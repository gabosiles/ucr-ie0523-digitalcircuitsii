==> flow/design.v <==
module sincronizador (
	input clock,
	input reset,
	input [9:0] rx_code_group,
	output reg [9:0] SUDI,
	output reg code_sync_status,
	output reg rx_even
);
parameter LOSS_OF_SYNC = 9'b0_0000_0001;  
parameter COMMA_DETECT_1 = 9'b0_0000_0010;  
parameter ACQUIRE_SYNC_1 = 9'b0_0000_0100;  
parameter COMMA_DETECT_2 = 9'b0_0000_1000;  
parameter ACQUIRE_SYNC_2 = 9'b0_0001_0000;  
parameter COMMA_DETECT_3 = 9'b0_0010_0000;  
parameter SYNC_ACQUIRED_1 = 9'b0_0100_0000;  
parameter SYNC_ACQUIRED_2 = 9'b0_1000_0000;  
parameter SYNC_ACQUIRED_2A = 9'b1_0000_0000;  
reg [8:0] current_state, next_state;
reg [1:0] good_cgs, next_good_cgs;
reg next_rx_even; 
always @(posedge clock) begin
	if (!reset) begin
		current_state <= LOSS_OF_SYNC;
		code_sync_status <= 0;
		good_cgs <= 0;
		rx_even <= 0;
	end
	else begin
		SUDI <= rx_code_group;
		current_state <= next_state;
		rx_even <= next_rx_even;
		good_cgs <= next_good_cgs;
	end
end
always @(*) begin
next_state = current_state;
next_rx_even = !rx_even;
next_good_cgs = good_cgs;
case(current_state)
LOSS_OF_SYNC: begin
code_sync_status = 0;
if (( 
	(rx_code_group == 10'b001111_1010) || (rx_code_group == 10'b110000_0101) 
    )) begin
	next_state = COMMA_DETECT_1;
	next_rx_even = 1;
end
else begin
	next_state = LOSS_OF_SYNC;
end
end
COMMA_DETECT_1: begin
if (( 
	(rx_code_group == 10'b101001_0110) || (rx_code_group == 10'b101001_0110) || 
	(rx_code_group == 10'b011011_0101) || (rx_code_group == 10'b100100_0101) || 
	(rx_code_group == 10'b100111_0100) || (rx_code_group == 10'b011000_1011) || 
	(rx_code_group == 10'b011011_0100) || (rx_code_group == 10'b100100_1011) || 
	(rx_code_group == 10'b100111_1001) || (rx_code_group == 10'b011000_1001) || 
	(rx_code_group == 10'b011011_1001) || (rx_code_group == 10'b100100_1001) || 
	(rx_code_group == 10'b100111_0101) || (rx_code_group == 10'b011000_0101) || 
	(rx_code_group == 10'b100111_0011) || (rx_code_group == 10'b011000_1100) || 
    (rx_code_group == 10'b011011_0011) || (rx_code_group == 10'b100100_1100) || 
	(rx_code_group == 10'b100111_0010) || (rx_code_group == 10'b011000_1101) 
    )) begin
	next_state = ACQUIRE_SYNC_1;
end else begin
	next_state = LOSS_OF_SYNC;
end
end
ACQUIRE_SYNC_1: begin
if ((!rx_even) && (( 
	(rx_code_group == 10'b001111_1010) || (rx_code_group == 10'b110000_0101) 
    ))) begin
	next_state = COMMA_DETECT_2;
	next_rx_even = 1;
end else if ((!( 
	(rx_code_group == 10'b001111_1010) || (rx_code_group == 10'b110000_0101) 
    )) && (( 
    (( 
	(rx_code_group == 10'b001111_0100) || (rx_code_group == 10'b110000_1011) || 
	(rx_code_group == 10'b001111_1001) || (rx_code_group == 10'b110000_0110) || 
	(rx_code_group == 10'b001111_0101) || (rx_code_group == 10'b110000_1010) || 
	(rx_code_group == 10'b001111_0011) || (rx_code_group == 10'b110000_1100) || 
	(rx_code_group == 10'b001111_0010) || (rx_code_group == 10'b110000_1101) || 
	(rx_code_group == 10'b001111_1010) || (rx_code_group == 10'b110000_0101) || 
	(rx_code_group == 10'b001111_0110) || (rx_code_group == 10'b110000_1001) || 
	(rx_code_group == 10'b001111_1000) || (rx_code_group == 10'b110000_0111) || 
	(rx_code_group == 10'b111010_1000) || (rx_code_group == 10'b000101_0111) || 
	(rx_code_group == 10'b110110_1000) || (rx_code_group == 10'b001001_0111) || 
    (rx_code_group == 10'b101110_1000) || (rx_code_group == 10'b010001_0111) || 
	(rx_code_group == 10'b011110_1000) || (rx_code_group == 10'b100001_0111) 
    )) || (( 
	(rx_code_group == 10'b101001_0110) || (rx_code_group == 10'b101001_0110) || 
	(rx_code_group == 10'b011011_0101) || (rx_code_group == 10'b100100_0101) || 
	(rx_code_group == 10'b100111_0100) || (rx_code_group == 10'b011000_1011) || 
	(rx_code_group == 10'b011011_0100) || (rx_code_group == 10'b100100_1011) || 
	(rx_code_group == 10'b100111_1001) || (rx_code_group == 10'b011000_1001) || 
	(rx_code_group == 10'b011011_1001) || (rx_code_group == 10'b100100_1001) || 
	(rx_code_group == 10'b100111_0101) || (rx_code_group == 10'b011000_0101) || 
	(rx_code_group == 10'b100111_0011) || (rx_code_group == 10'b011000_1100) || 
    (rx_code_group == 10'b011011_0011) || (rx_code_group == 10'b100100_1100) || 
	(rx_code_group == 10'b100111_0010) || (rx_code_group == 10'b011000_1101) 
    )) 
    ))) begin
	next_state = ACQUIRE_SYNC_1;
end else if (((!( 
    (( 
	(rx_code_group == 10'b001111_0100) || (rx_code_group == 10'b110000_1011) || 
	(rx_code_group == 10'b001111_1001) || (rx_code_group == 10'b110000_0110) || 
	(rx_code_group == 10'b001111_0101) || (rx_code_group == 10'b110000_1010) || 
	(rx_code_group == 10'b001111_0011) || (rx_code_group == 10'b110000_1100) || 
	(rx_code_group == 10'b001111_0010) || (rx_code_group == 10'b110000_1101) || 
	(rx_code_group == 10'b001111_1010) || (rx_code_group == 10'b110000_0101) || 
	(rx_code_group == 10'b001111_0110) || (rx_code_group == 10'b110000_1001) || 
	(rx_code_group == 10'b001111_1000) || (rx_code_group == 10'b110000_0111) || 
	(rx_code_group == 10'b111010_1000) || (rx_code_group == 10'b000101_0111) || 
	(rx_code_group == 10'b110110_1000) || (rx_code_group == 10'b001001_0111) || 
    (rx_code_group == 10'b101110_1000) || (rx_code_group == 10'b010001_0111) || 
	(rx_code_group == 10'b011110_1000) || (rx_code_group == 10'b100001_0111) 
    )) || (( 
	(rx_code_group == 10'b101001_0110) || (rx_code_group == 10'b101001_0110) || 
	(rx_code_group == 10'b011011_0101) || (rx_code_group == 10'b100100_0101) || 
	(rx_code_group == 10'b100111_0100) || (rx_code_group == 10'b011000_1011) || 
	(rx_code_group == 10'b011011_0100) || (rx_code_group == 10'b100100_1011) || 
	(rx_code_group == 10'b100111_1001) || (rx_code_group == 10'b011000_1001) || 
	(rx_code_group == 10'b011011_1001) || (rx_code_group == 10'b100100_1001) || 
	(rx_code_group == 10'b100111_0101) || (rx_code_group == 10'b011000_0101) || 
	(rx_code_group == 10'b100111_0011) || (rx_code_group == 10'b011000_1100) || 
    (rx_code_group == 10'b011011_0011) || (rx_code_group == 10'b100100_1100) || 
	(rx_code_group == 10'b100111_0010) || (rx_code_group == 10'b011000_1101) 
    )) 
    )) || (( 
	(rx_code_group == 10'b001111_1010) || (rx_code_group == 10'b110000_0101) 
    ) && rx_even))) begin
	next_state = LOSS_OF_SYNC;
end
end
COMMA_DETECT_2: begin
if (( 
	(rx_code_group == 10'b101001_0110) || (rx_code_group == 10'b101001_0110) || 
	(rx_code_group == 10'b011011_0101) || (rx_code_group == 10'b100100_0101) || 
	(rx_code_group == 10'b100111_0100) || (rx_code_group == 10'b011000_1011) || 
	(rx_code_group == 10'b011011_0100) || (rx_code_group == 10'b100100_1011) || 
	(rx_code_group == 10'b100111_1001) || (rx_code_group == 10'b011000_1001) || 
	(rx_code_group == 10'b011011_1001) || (rx_code_group == 10'b100100_1001) || 
	(rx_code_group == 10'b100111_0101) || (rx_code_group == 10'b011000_0101) || 
	(rx_code_group == 10'b100111_0011) || (rx_code_group == 10'b011000_1100) || 
    (rx_code_group == 10'b011011_0011) || (rx_code_group == 10'b100100_1100) || 
	(rx_code_group == 10'b100111_0010) || (rx_code_group == 10'b011000_1101) 
    )) begin
	next_state = ACQUIRE_SYNC_2;
end else begin
	next_state = LOSS_OF_SYNC;
end
end
ACQUIRE_SYNC_2: begin
if (!(rx_even) && (( 
	(rx_code_group == 10'b001111_1010) || (rx_code_group == 10'b110000_0101) 
    ))) begin
	next_state = COMMA_DETECT_3;
	next_rx_even = 1;
end else if (!(( 
	(rx_code_group == 10'b001111_1010) || (rx_code_group == 10'b110000_0101) 
    ) && (( 
    (( 
	(rx_code_group == 10'b001111_0100) || (rx_code_group == 10'b110000_1011) || 
	(rx_code_group == 10'b001111_1001) || (rx_code_group == 10'b110000_0110) || 
	(rx_code_group == 10'b001111_0101) || (rx_code_group == 10'b110000_1010) || 
	(rx_code_group == 10'b001111_0011) || (rx_code_group == 10'b110000_1100) || 
	(rx_code_group == 10'b001111_0010) || (rx_code_group == 10'b110000_1101) || 
	(rx_code_group == 10'b001111_1010) || (rx_code_group == 10'b110000_0101) || 
	(rx_code_group == 10'b001111_0110) || (rx_code_group == 10'b110000_1001) || 
	(rx_code_group == 10'b001111_1000) || (rx_code_group == 10'b110000_0111) || 
	(rx_code_group == 10'b111010_1000) || (rx_code_group == 10'b000101_0111) || 
	(rx_code_group == 10'b110110_1000) || (rx_code_group == 10'b001001_0111) || 
    (rx_code_group == 10'b101110_1000) || (rx_code_group == 10'b010001_0111) || 
	(rx_code_group == 10'b011110_1000) || (rx_code_group == 10'b100001_0111) 
    )) || (( 
	(rx_code_group == 10'b101001_0110) || (rx_code_group == 10'b101001_0110) || 
	(rx_code_group == 10'b011011_0101) || (rx_code_group == 10'b100100_0101) || 
	(rx_code_group == 10'b100111_0100) || (rx_code_group == 10'b011000_1011) || 
	(rx_code_group == 10'b011011_0100) || (rx_code_group == 10'b100100_1011) || 
	(rx_code_group == 10'b100111_1001) || (rx_code_group == 10'b011000_1001) || 
	(rx_code_group == 10'b011011_1001) || (rx_code_group == 10'b100100_1001) || 
	(rx_code_group == 10'b100111_0101) || (rx_code_group == 10'b011000_0101) || 
	(rx_code_group == 10'b100111_0011) || (rx_code_group == 10'b011000_1100) || 
    (rx_code_group == 10'b011011_0011) || (rx_code_group == 10'b100100_1100) || 
	(rx_code_group == 10'b100111_0010) || (rx_code_group == 10'b011000_1101) 
    )) 
    )))) begin
	next_state = ACQUIRE_SYNC_2;
end else if (((!( 
    (( 
	(rx_code_group == 10'b001111_0100) || (rx_code_group == 10'b110000_1011) || 
	(rx_code_group == 10'b001111_1001) || (rx_code_group == 10'b110000_0110) || 
	(rx_code_group == 10'b001111_0101) || (rx_code_group == 10'b110000_1010) || 
	(rx_code_group == 10'b001111_0011) || (rx_code_group == 10'b110000_1100) || 
	(rx_code_group == 10'b001111_0010) || (rx_code_group == 10'b110000_1101) || 
	(rx_code_group == 10'b001111_1010) || (rx_code_group == 10'b110000_0101) || 
	(rx_code_group == 10'b001111_0110) || (rx_code_group == 10'b110000_1001) || 
	(rx_code_group == 10'b001111_1000) || (rx_code_group == 10'b110000_0111) || 
	(rx_code_group == 10'b111010_1000) || (rx_code_group == 10'b000101_0111) || 
	(rx_code_group == 10'b110110_1000) || (rx_code_group == 10'b001001_0111) || 
    (rx_code_group == 10'b101110_1000) || (rx_code_group == 10'b010001_0111) || 
	(rx_code_group == 10'b011110_1000) || (rx_code_group == 10'b100001_0111) 
    )) || (( 
	(rx_code_group == 10'b101001_0110) || (rx_code_group == 10'b101001_0110) || 
	(rx_code_group == 10'b011011_0101) || (rx_code_group == 10'b100100_0101) || 
	(rx_code_group == 10'b100111_0100) || (rx_code_group == 10'b011000_1011) || 
	(rx_code_group == 10'b011011_0100) || (rx_code_group == 10'b100100_1011) || 
	(rx_code_group == 10'b100111_1001) || (rx_code_group == 10'b011000_1001) || 
	(rx_code_group == 10'b011011_1001) || (rx_code_group == 10'b100100_1001) || 
	(rx_code_group == 10'b100111_0101) || (rx_code_group == 10'b011000_0101) || 
	(rx_code_group == 10'b100111_0011) || (rx_code_group == 10'b011000_1100) || 
    (rx_code_group == 10'b011011_0011) || (rx_code_group == 10'b100100_1100) || 
	(rx_code_group == 10'b100111_0010) || (rx_code_group == 10'b011000_1101) 
    )) 
    )) || (( 
	(rx_code_group == 10'b001111_1010) || (rx_code_group == 10'b110000_0101) 
    ) && rx_even))) begin
	next_state = LOSS_OF_SYNC;
end
end
COMMA_DETECT_3: begin
if (( 
	(rx_code_group == 10'b101001_0110) || (rx_code_group == 10'b101001_0110) || 
	(rx_code_group == 10'b011011_0101) || (rx_code_group == 10'b100100_0101) || 
	(rx_code_group == 10'b100111_0100) || (rx_code_group == 10'b011000_1011) || 
	(rx_code_group == 10'b011011_0100) || (rx_code_group == 10'b100100_1011) || 
	(rx_code_group == 10'b100111_1001) || (rx_code_group == 10'b011000_1001) || 
	(rx_code_group == 10'b011011_1001) || (rx_code_group == 10'b100100_1001) || 
	(rx_code_group == 10'b100111_0101) || (rx_code_group == 10'b011000_0101) || 
	(rx_code_group == 10'b100111_0011) || (rx_code_group == 10'b011000_1100) || 
    (rx_code_group == 10'b011011_0011) || (rx_code_group == 10'b100100_1100) || 
	(rx_code_group == 10'b100111_0010) || (rx_code_group == 10'b011000_1101) 
    )) begin
	next_state = SYNC_ACQUIRED_1;
end else begin
	next_state = LOSS_OF_SYNC;
end
end
SYNC_ACQUIRED_1: begin  
code_sync_status = 1;
if ((!((!( 
    (( 
	(rx_code_group == 10'b001111_0100) || (rx_code_group == 10'b110000_1011) || 
	(rx_code_group == 10'b001111_1001) || (rx_code_group == 10'b110000_0110) || 
	(rx_code_group == 10'b001111_0101) || (rx_code_group == 10'b110000_1010) || 
	(rx_code_group == 10'b001111_0011) || (rx_code_group == 10'b110000_1100) || 
	(rx_code_group == 10'b001111_0010) || (rx_code_group == 10'b110000_1101) || 
	(rx_code_group == 10'b001111_1010) || (rx_code_group == 10'b110000_0101) || 
	(rx_code_group == 10'b001111_0110) || (rx_code_group == 10'b110000_1001) || 
	(rx_code_group == 10'b001111_1000) || (rx_code_group == 10'b110000_0111) || 
	(rx_code_group == 10'b111010_1000) || (rx_code_group == 10'b000101_0111) || 
	(rx_code_group == 10'b110110_1000) || (rx_code_group == 10'b001001_0111) || 
    (rx_code_group == 10'b101110_1000) || (rx_code_group == 10'b010001_0111) || 
	(rx_code_group == 10'b011110_1000) || (rx_code_group == 10'b100001_0111) 
    )) || (( 
	(rx_code_group == 10'b101001_0110) || (rx_code_group == 10'b101001_0110) || 
	(rx_code_group == 10'b011011_0101) || (rx_code_group == 10'b100100_0101) || 
	(rx_code_group == 10'b100111_0100) || (rx_code_group == 10'b011000_1011) || 
	(rx_code_group == 10'b011011_0100) || (rx_code_group == 10'b100100_1011) || 
	(rx_code_group == 10'b100111_1001) || (rx_code_group == 10'b011000_1001) || 
	(rx_code_group == 10'b011011_1001) || (rx_code_group == 10'b100100_1001) || 
	(rx_code_group == 10'b100111_0101) || (rx_code_group == 10'b011000_0101) || 
	(rx_code_group == 10'b100111_0011) || (rx_code_group == 10'b011000_1100) || 
    (rx_code_group == 10'b011011_0011) || (rx_code_group == 10'b100100_1100) || 
	(rx_code_group == 10'b100111_0010) || (rx_code_group == 10'b011000_1101) 
    )) 
    )) || (( 
	(rx_code_group == 10'b001111_1010) || (rx_code_group == 10'b110000_0101) 
    ) && rx_even)))) begin
	next_state = SYNC_ACQUIRED_1;
end else begin
	next_state = SYNC_ACQUIRED_2;
end
end
SYNC_ACQUIRED_2: begin  
good_cgs = 0;
if ((!((!( 
    (( 
	(rx_code_group == 10'b001111_0100) || (rx_code_group == 10'b110000_1011) || 
	(rx_code_group == 10'b001111_1001) || (rx_code_group == 10'b110000_0110) || 
	(rx_code_group == 10'b001111_0101) || (rx_code_group == 10'b110000_1010) || 
	(rx_code_group == 10'b001111_0011) || (rx_code_group == 10'b110000_1100) || 
	(rx_code_group == 10'b001111_0010) || (rx_code_group == 10'b110000_1101) || 
	(rx_code_group == 10'b001111_1010) || (rx_code_group == 10'b110000_0101) || 
	(rx_code_group == 10'b001111_0110) || (rx_code_group == 10'b110000_1001) || 
	(rx_code_group == 10'b001111_1000) || (rx_code_group == 10'b110000_0111) || 
	(rx_code_group == 10'b111010_1000) || (rx_code_group == 10'b000101_0111) || 
	(rx_code_group == 10'b110110_1000) || (rx_code_group == 10'b001001_0111) || 
    (rx_code_group == 10'b101110_1000) || (rx_code_group == 10'b010001_0111) || 
	(rx_code_group == 10'b011110_1000) || (rx_code_group == 10'b100001_0111) 
    )) || (( 
	(rx_code_group == 10'b101001_0110) || (rx_code_group == 10'b101001_0110) || 
	(rx_code_group == 10'b011011_0101) || (rx_code_group == 10'b100100_0101) || 
	(rx_code_group == 10'b100111_0100) || (rx_code_group == 10'b011000_1011) || 
	(rx_code_group == 10'b011011_0100) || (rx_code_group == 10'b100100_1011) || 
	(rx_code_group == 10'b100111_1001) || (rx_code_group == 10'b011000_1001) || 
	(rx_code_group == 10'b011011_1001) || (rx_code_group == 10'b100100_1001) || 
	(rx_code_group == 10'b100111_0101) || (rx_code_group == 10'b011000_0101) || 
	(rx_code_group == 10'b100111_0011) || (rx_code_group == 10'b011000_1100) || 
    (rx_code_group == 10'b011011_0011) || (rx_code_group == 10'b100100_1100) || 
	(rx_code_group == 10'b100111_0010) || (rx_code_group == 10'b011000_1101) 
    )) 
    )) || (( 
	(rx_code_group == 10'b001111_1010) || (rx_code_group == 10'b110000_0101) 
    ) && rx_even)))) begin
	next_state = SYNC_ACQUIRED_2A;
end else begin
	next_state = LOSS_OF_SYNC;
end
end
SYNC_ACQUIRED_2A: begin
if ((!((!( 
    (( 
	(rx_code_group == 10'b001111_0100) || (rx_code_group == 10'b110000_1011) || 
	(rx_code_group == 10'b001111_1001) || (rx_code_group == 10'b110000_0110) || 
	(rx_code_group == 10'b001111_0101) || (rx_code_group == 10'b110000_1010) || 
	(rx_code_group == 10'b001111_0011) || (rx_code_group == 10'b110000_1100) || 
	(rx_code_group == 10'b001111_0010) || (rx_code_group == 10'b110000_1101) || 
	(rx_code_group == 10'b001111_1010) || (rx_code_group == 10'b110000_0101) || 
	(rx_code_group == 10'b001111_0110) || (rx_code_group == 10'b110000_1001) || 
	(rx_code_group == 10'b001111_1000) || (rx_code_group == 10'b110000_0111) || 
	(rx_code_group == 10'b111010_1000) || (rx_code_group == 10'b000101_0111) || 
	(rx_code_group == 10'b110110_1000) || (rx_code_group == 10'b001001_0111) || 
    (rx_code_group == 10'b101110_1000) || (rx_code_group == 10'b010001_0111) || 
	(rx_code_group == 10'b011110_1000) || (rx_code_group == 10'b100001_0111) 
    )) || (( 
	(rx_code_group == 10'b101001_0110) || (rx_code_group == 10'b101001_0110) || 
	(rx_code_group == 10'b011011_0101) || (rx_code_group == 10'b100100_0101) || 
	(rx_code_group == 10'b100111_0100) || (rx_code_group == 10'b011000_1011) || 
	(rx_code_group == 10'b011011_0100) || (rx_code_group == 10'b100100_1011) || 
	(rx_code_group == 10'b100111_1001) || (rx_code_group == 10'b011000_1001) || 
	(rx_code_group == 10'b011011_1001) || (rx_code_group == 10'b100100_1001) || 
	(rx_code_group == 10'b100111_0101) || (rx_code_group == 10'b011000_0101) || 
	(rx_code_group == 10'b100111_0011) || (rx_code_group == 10'b011000_1100) || 
    (rx_code_group == 10'b011011_0011) || (rx_code_group == 10'b100100_1100) || 
	(rx_code_group == 10'b100111_0010) || (rx_code_group == 10'b011000_1101) 
    )) 
    )) || (( 
	(rx_code_group == 10'b001111_1010) || (rx_code_group == 10'b110000_0101) 
    ) && rx_even)))) begin
	if (good_cgs == 3) begin
		next_state = SYNC_ACQUIRED_1;
	end else begin
		next_state = SYNC_ACQUIRED_2A;
		next_good_cgs = good_cgs + 1;
	end
end else begin
	next_state = LOSS_OF_SYNC;
end
end
endcase
end 
endmodule
# Step by step through the tools: sincronizador

The steps from the RTL of sincronizador to its reports follow in flow order.
Line numbers count from 1 in the design file above.
Cell names lack the library's common part.
The mark n/a stands for no value.

Top: sincronizador
Clock input: clock
Standard-cell library: sky130hd
Timing corner: tt_025C_1v80

# Word level

Yosys after proc, flatten, opt, wreduce and memory -nomap, before mapping. Memory bits, and registers merged into a memory's read port (data or address), are not among the register bits. Print and check cells are not counted. Equal cells are merged and count once.

Register bits: 20
Output and inout port bits: 12
Word-level cells: 124

Equality and inequality tests: 52
Multiplexer cells: 15
Reductions and logical operators: 54

Operator list:

| cell                                                              | count |
| 10-bit == test (second input constant)                            | 22 |
| 10-bit by 9-bit == test with 1-bit output (second input constant) | 11 |
| 10-bit by 8-bit == test with 1-bit output (second input constant) | 9 |
| 9-bit case mux with 8-bit select                                  | 1 |
| 9-bit two-way mux                                                 | 6 |
| 1-bit logical OR                                                  | 44 |
| 10-bit by 7-bit == test with 1-bit output (second input constant) | 1 |
| 9-bit by 1-bit == test with 1-bit output (second input constant)  | 1 |
| 9-bit by 2-bit == test with 1-bit output (second input constant)  | 1 |
| 9-bit by 3-bit == test with 1-bit output (second input constant)  | 1 |
| 9-bit by 4-bit == test with 1-bit output (second input constant)  | 1 |
| 9-bit by 5-bit == test with 1-bit output (second input constant)  | 1 |
| 9-bit by 6-bit == test with 1-bit output (second input constant)  | 1 |
| 9-bit by 7-bit == test with 1-bit output (second input constant)  | 1 |
| 9-bit by 8-bit == test with 1-bit output (second input constant)  | 1 |
| 9-bit == test (second input constant)                             | 1 |
| 9-bit nonzero test                                                | 1 |
| 8-bit two-way mux                                                 | 1 |
| 7-bit two-way mux                                                 | 1 |
| 5-bit two-way mux                                                 | 1 |
| 1-bit logical AND                                                 | 4 |
| 2-bit OR reduction                                                | 2 |
| 1-bit logical NOT                                                 | 3 |
| 3-bit two-way mux                                                 | 1 |
| 1-bit case mux with 2-bit select                                  | 1 |
| 2-bit two-way mux                                                 | 1 |
| 1-bit two-way mux                                                 | 2 |

# Depth

Longest topological path by Yosys (ltp), each cell counted once; first at word level (registers and memories cut), then after technology mapping (sequential cells cut; the memories' decode and read muxes count).

Depth in word-level cells: 31
ABC_AREA: 0
Gate-level depth with buffers: 7
Depth with buffers taken out: 6

# Synthesis result

The flow's flattened synthesis, as Yosys stat reports it; memories are mapped. The netlist is that of the ABC_AREA named above (0 if unset); the other value can give another one.

Cell types:

| cell type | count | area in all (sq um) |
| edfxtp_1  | 10    | 300.288 |
| dfxtp_1   | 10    | 200.192 |
| nand2_1   | 19    | 71.318 |
| nand3_1   | 8     | 40.038 |
| nor2b_1   | 6     | 37.536 |
| o32ai_2   | 2     | 32.531 |
| a21oi_1   | 6     | 30.029 |
| nand4_1   | 4     | 25.024 |
| a22oi_1   | 3     | 22.522 |
| inv_1     | 6     | 22.522 |
| nor2_1    | 6     | 22.522 |
| o21ai_0   | 4     | 20.019 |
| a2111oi_2 | 1     | 15.014 |
| buf_2     | 3     | 15.014 |
| nor3b_1   | 2     | 15.014 |
| o211ai_1  | 2     | 15.014 |
| nand2b_1  | 2     | 12.512 |
| nor4_2    | 1     | 12.512 |

Not listed: further types 27, cells in them 28.

Cell count: 123
Cell area after synthesis: 1128.6 sq um
Area of sequential cells: 500.5 sq um
Flip-flops: 20
Buffer cells: 5

# Worst setup path after synthesis

Source: OpenSTA report_checks on the synthesized netlist (no wires, ideal clock, input and output delay 20% of the period each), path of least setup slack; recovery checks are left aside. Register names are those of the netlist, which keeps one name where synthesis merged equal registers.

Path kind: input -> register
Start: input port rx_code_group[3]
End: register current_state
Period: 3.51 ns
Library setup time: 0.140 ns
Data arrival time: 1.972 ns
Required time: 3.370 ns
Setup slack: 1.398 ns
Delay of the path: 1.410 ns
Stages: 7
Synthesis period reached: 2.112 ns

"delay of the path" is the arrival time less input delay plus setup time.
"stages": output pins that drive a net of the path, with the launching flip-flop's if there is one; two outputs of one cell count as two.
"synthesis period reached" is the clock period less the worst setup slack; recovery checks do not enter. This is arithmetic on one report: input and output delays are still those of the set period (20% each).
An end named without its bit number is one bit of that signal or, where synthesis recoded a state register, one of its new flip-flops.

Path through: buf_2 -> inv_1 -> maj3_2 -> a211oi_1 -> nor4_2 -> a2111oi_2 -> o211ai_1

Ends and longest elaborated chain, post-synthesis:

| element            | RTL line | text |
| start: declaration | 4        | `input [9:0] rx_code_group,` |
| end: assignment    | 23       | `current_state <= LOSS_OF_SYNC;` |
| end: assignment    | 30       | `current_state <= next_state;` |
| end: declaration   | 18       | `reg [8:0] current_state, next_state;` |

Chain of elaborated cells between the ends: none given.

Ticket comment

Settings of 2 stored flow runs for module sincronizador (sky130hd), not sorted in any way. The constraints put input and output delay at 20% of the set period each and load the outputs with 0.01 pF.

## Run A

==> flow/run.sh <==
#!/bin/bash
# the make line also repeats the synthesis and layout settings of config.mk as NAME=value (left out here)
make -C /OpenROAD-flow-scripts/flow DESIGN_CONFIG=/design/flow/config.mk WORK_HOME=/design/flow/orfs CLKGATE_MAP_FILE= finish
==> flow/config.mk <==
export PLATFORM = sky130hd
export DESIGN_NAME = sincronizador
export DESIGN_NICKNAME = sincronizador
export VERILOG_FILES = /design/flow/design.v
export SDC_FILE = /design/flow/constraint.sdc
export NUM_CORES = 4
export LEC_CHECK = 0
export CAP_MARGIN = 5
export CELL_PAD_IN_SITES_DETAIL_PLACEMENT = 0
export CORE_MARGIN = 3
export CORE_UTILIZATION = 68
export GPL_TIMING_DRIVEN = 1
export PLACE_DENSITY = 0.76
export SETUP_SLACK_MARGIN = 0.5
export SLEW_MARGIN = 5
export TNS_END_PERCENT = 30
==> flow/constraint.sdc <==
create_clock -name core_clock -period 2.1 [get_ports {clock}]
set_input_delay 0.4200 -clock core_clock [delete_from_list [all_inputs] [get_ports {clock}]]
set_output_delay 0.4200 -clock core_clock [all_outputs]
set_load 0.01 [all_outputs]

Run A: no results, placement failed with DPL-0038

## Run B

==> flow/run.sh <==
#!/bin/bash
# the make line also repeats the synthesis and layout settings of config.mk as NAME=value (left out here)
make -C /OpenROAD-flow-scripts/flow DESIGN_CONFIG=/design/flow/config.mk WORK_HOME=/design/flow/orfs CLKGATE_MAP_FILE= finish
==> flow/config.mk <==
export PLATFORM = sky130hd
export DESIGN_NAME = sincronizador
export DESIGN_NICKNAME = sincronizador
export VERILOG_FILES = /design/flow/design.v
export SDC_FILE = /design/flow/constraint.sdc
export NUM_CORES = 4
export LEC_CHECK = 0
export CAP_MARGIN = 0
export CELL_PAD_IN_SITES_DETAIL_PLACEMENT = 0
export CORE_MARGIN = 2
export CORE_UTILIZATION = 66
export CTS_CLUSTER_SIZE = 21
export MAX_ROUTING_LAYER = met4
export MIN_ROUTING_LAYER = met1
export PLACE_DENSITY_LB_ADDON = 0.24
export SLEW_MARGIN = 0
export TNS_END_PERCENT = 70
==> flow/constraint.sdc <==
create_clock -name core_clock -period 1.14 [get_ports {clock}]
set_input_delay 0.2280 -clock core_clock [delete_from_list [all_inputs] [get_ports {clock}]]
set_output_delay 0.2280 -clock core_clock [all_outputs]
set_load 0.01 [all_outputs]

Run B: no results, placement failed with FLW-0024
